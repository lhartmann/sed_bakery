==> flow/design.v <==
module Feeder
#(
	parameter period = 65536,
	parameter portions = 10,
	parameter refill = 100
)(
	input logic clk, en,
	input logic x,
	output logic revolution, remain, feed
);
	logic [$clog2(period  )-1 : 0] ctr;
	logic [$clog2(portions)-1 : 0] N_remain;
	logic [$clog2(refill  )-1 : 0] ref_delay;
	assign revolution = ctr < period/2;
	assign remain = |N_remain;
	assign feed = ctr == period*3/4 && N_remain && en;
	always_ff @(posedge clk) if (en)
	begin
		ctr <= !x ? ctr-feed : !ctr ? period-1 : ctr-1;
		N_remain <= !ref_delay ? portions : N_remain-feed;
		ref_delay <= N_remain ? refill-1 : ref_delay ? ref_delay-1 : 0;
	end
endmodule
From RTL to reports: Feeder
The steps from the RTL of Feeder to its reports follow in flow order.
Lines are those of the file above, counted from 1.
Cell names lack the library's common part.
{"block": "inputs", "top_module": "Feeder", "clk_port": "clk", "cell_library": "sky130hd", "corner": "tt_025C_1v80"}

Word level
Counts by Yosys on the flattened word-level netlist (proc, flatten, opt, wreduce; memories kept). Register bits leave out memories and registers merged into their read ports (data or address). Print and check cells are left out.
{"block": "classes", "muxes": 3, "n_addsub": 4, "n_eq": 1, "logic": 1, "n_mul": 0, "n_cmp": 1, "n_reduce_logical": 8, "shift": 0, "div_mod_pow": 0}
{"block": "op_table", "cell": "16-bit two-way mux", "n": 2}
{"block": "op_table", "cell": "16-bit by 1-bit subtractor with 16-bit output", "n": 1}
{"block": "op_table", "cell": "16-bit by 1-bit subtractor with 16-bit output with constant B", "n": 1}
{"block": "op_table", "cell": "16-bit less-than comparator with constant B", "n": 1}
{"block": "op_table", "cell": "16-bit == test with constant B", "n": 1}
{"block": "op_table", "cell": "16-bit zero test", "n": 1}
{"block": "op_table", "cell": "7-bit by 1-bit subtractor with 7-bit output with constant B", "n": 1}
{"block": "op_table", "cell": "7-bit zero test", "n": 1}
{"block": "op_table", "cell": "7-bit nonzero test", "n": 1}
{"block": "op_table", "cell": "7-bit two-way mux", "n": 1}
{"block": "op_table", "cell": "1-bit by 4-bit logical AND with 1-bit output", "n": 1}
{"block": "op_table", "cell": "4-bit by 1-bit subtractor with 4-bit output", "n": 1}
{"block": "op_table", "cell": "4-bit nonzero test", "n": 1}
{"block": "op_table", "cell": "4-bit OR reduction", "n": 1}
{"block": "op_table", "cell": "2-bit OR reduction", "n": 1}
{"block": "op_table", "cell": "1-bit logical AND", "n": 1}
{"block": "op_table", "cell": "1-bit NOT", "n": 1}
{"block": "bits", "romBits": 0, "n_memories": 0, "latchBits": 0, "wordCells": 22, "ramBits": 0, "out_inout_bits": 3, "clocked_rd_ports_x_width": 0, "register_bits": 27}

Depth
Depth = most cells in a row (Yosys ltp): at word level without a register or memory, in the mapped netlist without a sequential cell, where the memories' decode and read muxes count.
{"block": "logic_depth", "ltp_word": 5, "abc_area": 0, "depth_mapped": 10}

Netlist
The flow's flattened synthesis, as Yosys stat reports it; memories are mapped. The netlist is that of the ABC_AREA named above (0 if unset); the other value can give another one.
{"block": "synth_totals", "flip_flops": 27, "cells": 176, "sequential_area_um2": 810.8, "area_um2": 1770.4}
{"block": "types", "type": "edfxtp_1", "n": 27, "type_area_um2": 810.778}
{"block": "types", "type": "ha_1", "n": 7, "type_area_um2": 87.584}
{"block": "types", "type": "nor3_1", "n": 10, "type_area_um2": 50.048}
{"block": "types", "type": "nor4_1", "n": 8, "type_area_um2": 50.048}
{"block": "types", "type": "o21ai_0", "n": 10, "type_area_um2": 50.048}
{"block": "types", "type": "nand2_1", "n": 13, "type_area_um2": 48.797}
{"block": "types", "type": "nor2_1", "n": 11, "type_area_um2": 41.29}
{"block": "types", "type": "a21oi_1", "n": 8, "type_area_um2": 40.038}
{"block": "types", "type": "inv_1", "n": 10, "type_area_um2": 37.536}
{"block": "types", "type": "xnor2_1", "n": 4, "type_area_um2": 35.034}
{"block": "types", "type": "xor2_1", "n": 4, "type_area_um2": 35.034}
{"block": "types", "type": "mux2i_1", "n": 3, "type_area_um2": 30.029}
{"block": "types", "type": "a311oi_1", "n": 3, "type_area_um2": 26.275}
{"block": "types", "type": "o41ai_1", "n": 3, "type_area_um2": 26.275}
{"block": "types", "type": "a31oi_1", "n": 4, "type_area_um2": 25.024}
{"block": "types", "type": "or3_1", "n": 4, "type_area_um2": 25.024}
{"block": "types", "type": "buf_6", "n": 2, "type_area_um2": 22.522}
{"block": "types", "type": "o211ai_1", "n": 3, "type_area_um2": 22.522}
Not listed: further types 29, cells in them 42.

Path before layout
OpenSTA on the mapped netlist: ideal clock, no wires. The path of least setup slack (recovery checks aside). Input and output delay are each 20% of the period. Register names are those of the netlist, which keeps one name where synthesis merged equal registers.
{"block": "synth_timing", "path_kind": "in2reg", "from": "in en", "to": "reg ctr[11]", "n_path_buf": 0, "input_delay_ns": 1.208, "path_delay_ns": 2.242, "setup_time_ns": 0.259, "period_ns": 6.04, "required_time_ns": 5.781, "slack_ns": 2.590, "t_first_pin_ns": 1.208, "arrival_ns": 3.191, "stages": 7, "synth_period_reached_ns": 3.45}
"path_delay_ns" = arrival - input delay + setup time.
"stages": output pins that drive a net of the path, with the launching flip-flop's if there is one; two outputs of one cell count as two.
"synth_period_reached_ns" = period - worst setup slack (recovery checks aside). The figure is calculated, with input and output delays left at 20% of the set period.
Between the ends stands the longest chain of elaborated cells between them, by number of cells; it is not shown to be the way that was timed. Of several equally long chains one is given.
Each line given opens the expression or statement behind the cell; cells for indexed reads and writes are added by Yosys, which also makes memories of some case tables.
{"block": "synth_via", "cell_sequence": "nand4_1 > nor4_1 > ha_1 > nor4b_1 > o21ai_1 > o31a_1 > a211o_1", "elab_chain_len": 3, "cells_between": 3, "lines_between": 2}
{"block": "synth_rtl", "item": "from (decl)", "line_no": 7, "text": "input logic clk, en,"}
{"block": "synth_rtl", "item": "1-bit logical AND", "line_no": 16, "text": "assign feed = ctr == period*3/4 && N_remain && en;"}
{"block": "synth_rtl", "item": "16-bit by 1-bit subtractor with 16-bit output", "line_no": 19, "text": "ctr <= !x ? ctr-feed : !ctr ? period-1 : ctr-1;"}
{"block": "synth_rtl", "item": "16-bit two-way mux", "line_no": 19}
{"block": "synth_rtl", "item": "to (assign)", "line_no": 19}
{"block": "synth_rtl", "item": "to (decl)", "line_no": 11, "text": "logic [$clog2(period )-1 : 0] ctr;"}
Some nets on the timed path still bear RTL names; the line given drives or declares the net.
{"block": "synth_named_nets", "signal": "feed", "line_no": 16}

Path in the finished layout
From the final timing report of flow run B: the path of least setup slack in the routed layout; clock arrival at registers is part of the times.
{"block": "layout_timing", "path_kind": "in2out", "from": "in en", "to": "out feed", "t_first_pin_ns": 0.95, "input_delay_ns": 0.95, "n_path_buf": 2, "arrival_ns": 2.79, "required_time_ns": 3.81, "stages": 4, "period_ns": 4.76, "output_delay_ns": 0.95, "slack_ns": 1.02}
Between the ends stands the longest chain of elaborated cells between them, by number of cells; it is not shown to be the way that was timed. Of several equally long chains one is given.
{"block": "layout_via", "cell_sequence": "clkdlybuf4s50_1 > nand4_1 > nor4_1 > clkdlybuf4s50_1", "elab_chain_len": 1, "cells_between": 1, "lines_between": 1}
{"block": "layout_rtl", "item": "from (decl)", "line_no": 7, "text": "input logic clk, en,"}
{"block": "layout_rtl", "item": "1-bit logical AND", "line_no": 16, "text": "assign feed = ctr == period*3/4 && N_remain && en;"}
{"block": "layout_rtl", "item": "to (decl)", "line_no": 9, "text": "output logic revolution, remain, feed"}

Lab notebook: Feeder

Flow measurements of Feeder on sky130hd: 2 stored runs with different settings, listed in no order. Input and output delays are each 20% of the period that was set; the output load is 0.01 pF.
"achieved_clock_period_ns" means the clock period less the worst setup slack. The figure is calculated, with input and output delays left at 20% of the set period.
"worst_path_ns" is the time allowed to the run's worst setup path (the clock period less input and output delay, where it has them) less its slack. Clock arrival times count: a late capture clock shortens it, a late launch clock lengthens it.
By "design_power_mw" is meant OpenSTA's value without simulated activity: inputs other than the clock are taken to toggle once in ten clock periods, and the tool carries that through the logic.

{"run": "flow run A", "settings": { "period_ns": 2.21, "CORE_UTILIZATION": 52, "SETUP_SLACK_MARGIN": 0.38, "CORE_ASPECT_RATIO": 0.64, "CORE_MARGIN": 8, "CELL_PAD_IN_SITES_GLOBAL_PLACEMENT": 3, "TNS_END_PERCENT": 70, "ABC_AREA": 1, "CTS_CLUSTER_DIAMETER": 338, "CAP_MARGIN": 20, "SLEW_MARGIN": 40, "MIN_ROUTING_LAYER": "met1" }, "outcome": "did not finish, placement stopped with GPL-0301"}
{"run": "flow run B", "settings": { "period_ns": 4.76, "CORE_UTILIZATION": 45, "SETUP_SLACK_MARGIN": -0.28, "PLACE_DENSITY_LB_ADDON": 0.23, "ABC_AREA": 0, "GPL_ROUTABILITY_DRIVEN": 0, "CTS_CLUSTER_SIZE": 68, "CTS_CLUSTER_DIAMETER": 225, "MAX_ROUTING_LAYER": "met5", "CAP_MARGIN": 20, "CORE_MARGIN": 2, "SLEW_MARGIN": 20 }, "results": { "synth_area_um2": 1770.4, "total_die_area_um2": 4452.2, "final_stdcell_area_um2": 1913.1, "finish.utilization_pct": 51.5, "fin_ws_ns": 1.021, "tns_setup_ns": 0.000, "hold_ws_ns": 0.615, "design_power_mw": 0.4923, "achieved_clock_period_ns": 3.739, "worst_path_ns": 1.83, "path_kind": "in2out" }}
